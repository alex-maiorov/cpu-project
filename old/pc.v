==> flow/design.v <==
module pc(
input [31:0] systembus_in,  
input ctl, 
input step_pc,
output [31:0] systembus_out,
output misaligned
);
reg [31:0] pc;
assign systembus_out = pc;
assign misaligned = ~(pc[1:0] == 2'b00);
always @(posedge step_pc) begin
    case (ctl)
        1'b0: pc = pc + 32'h00000004;
        1'b1: pc = pc + systembus_in;
    endcase
end
endmodule 
Tool chain data of pc
Tool output for the design above, in the order of the flow.
Lines are those of the file above, counted from 1.
Library cell names are shortened.
Not given: --

design
  top module = pc
  clock = step_pc
  library = sky130hd
  timing corner = tt_025C_1v80

Word level
Source: Yosys, flattened and elaborated, memories not mapped. Widths are those after wreduce; folded enables and synchronous resets count as part of the registers. Registers that Yosys merges into a memory's read port (data or address) are not register bits. Print and check cells do not count. Equal cells are merged and count once.

operators by class
  $add $sub $neg = 2
  mux-type cells = 1
  bitwise logic cells = 2
  reductions and logical operators = 1

operator list
  kind                                            number
  parallel mux 32 bit (select 2 bit)              1
  adder 32 x 3 -> 32 bit (second input constant)  1
  adder 32 bit                                    1
  NOT 1 bit                                       2
  logical NOT 2 bit                               1

word-level totals
  bits in registers = 32
  input port bits = 34
  output and inout port bits = 33
  word-level cells = 7

Depth
Depth = most cells in a row (Yosys ltp): at word level without a register or memory, in the mapped netlist without a sequential cell, where the memories' decode and read muxes count.

logic depth
  word-level depth = 2
  ABC_AREA = 0
  depth in mapped cells = 10
  gate-level depth less buffers = 10

Synthesis result
Source: synth_stat.txt of the flow (Yosys; design flattened, memories mapped). It holds for the ABC_AREA given above (unset counts as 0); a run with the other value may have another netlist.
Totals and module areas in this step are rounded.

cells by type
  cell      number  total area (um^2)
  dfxtp_1   30      600.576
  ha_1      32      400.384
  xnor2_1   34      297.786
  a21oi_1   50      250.24
  nand2_1   43      161.405
  xor2_1    18      157.651
  a21o_1    18      135.13
  nand3_1   25      125.12
  nor2_1    32      120.115
  o21ai_0   21      105.101
  nand4_1   16      100.096
  edfxtp_1  2       60.058
  buf_2     10      50.048
  mux2i_1   5       50.048
  o211ai_1  6       45.043
  and4_1    5       43.792
  o21bai_1  5       37.536
  inv_1     9       33.782

Not listed: further types 39, cells in them 77.

synthesis totals
  mapped cells = 438
  chip area (Yosys) = 3350 um^2
  area of sequential cells = 661 um^2
  mapped flip-flops = 32
  buffer cells = 19

Path before layout
Source: OpenSTA report_checks on the synthesized netlist (no wires, ideal clock, input and output delay 20% of the period each), path of least setup slack; recovery checks are left aside. Register names are those of the netlist, which keeps one name where synthesis merged equal registers.

timing after synthesis
  kind = input port to flip-flop
  start = input port systembus_in[0]
  end = register pc[28]
  clock period = 3700 ps
  input delay = 740 ps
  setup time = 117 ps
  time at the first pin = 740 ps
  arrival = 2485 ps
  required time = 3583 ps
  path slack = 1098 ps
  delay of the path = 1862 ps
  driving pins on the path = 10
  buffers on the path = 0
  synthesis period reached = 2602 ps

"delay of the path" is the arrival time less input delay plus setup time.
"driving pins on the path" counts driving pins, that of a launching flip-flop among them; a cell with two outputs on the path counts twice.
"synthesis period reached" is the clock period less the worst setup slack; recovery checks do not enter. This is arithmetic on one report: input and output delays are still those of the set period (20% each).
Between the ends stands the longest chain of elaborated cells between them, by number of cells; it is not shown to be the way that was timed. Of several equally long chains one is given.
Each line given opens the expression or statement behind the cell; cells for indexed reads and writes are added by Yosys, which also makes memories of some case tables.

on the way, after synthesis
  path through = ha_1 > inv_1 > fa_1 > nand2b_1 > a21oi_1 > o211ai_1 > a21oi_1 > nand3_1 > a31oi_1 > and4b_1
  cells in the longest elaborated chain = 2
  elaborated cells between the ends (all ways) = 2
  RTL lines with such cells = 2
  those cells by class = add/sub: 1; mux: 1

ends and longest elaborated chain, after synthesis
  item                                RTL line  text
  from (decl)                         2         input [31:0] systembus_in,
  adder 32 bit                        14        1'b1: pc = pc + systembus_in;
  parallel mux 32 bit (select 2 bit)  12        case (ctl)
  to (assign)                         13        1'b0: pc = pc + 32'h00000004;
  to (assign)                         14
  to (decl)                           8         reg [31:0] pc;

Subject: pc on sky130hd, stored results

Hello all,

Record of 2 stored runs of the RTL-to-layout flow on pc, platform sky130hd. The runs are unordered. Constraints: input delay and output delay 20% of the set period each, output load 0.01 pF.
Settings: -- = not set for that run.

item                    entry A  entry B
period_ns               1.36     1.75
CORE_UTILIZATION        72       70
SETUP_SLACK_MARGIN      0.33     0.17
PLACE_DENSITY_LB_ADDON  0.18     0.27
CORE_ASPECT_RATIO       1.32     --
TNS_END_PERCENT         25       --
CAP_MARGIN              5        15
SLEW_MARGIN             0        20
CORE_MARGIN             2        2
GPL_ROUTABILITY_DRIVEN  --       1
MIN_ROUTING_LAYER       --       met1

Entry A: no final report: placement broke off with FLW-0024
Entry B: no final report: placement broke off with DPL-0038

Thanks
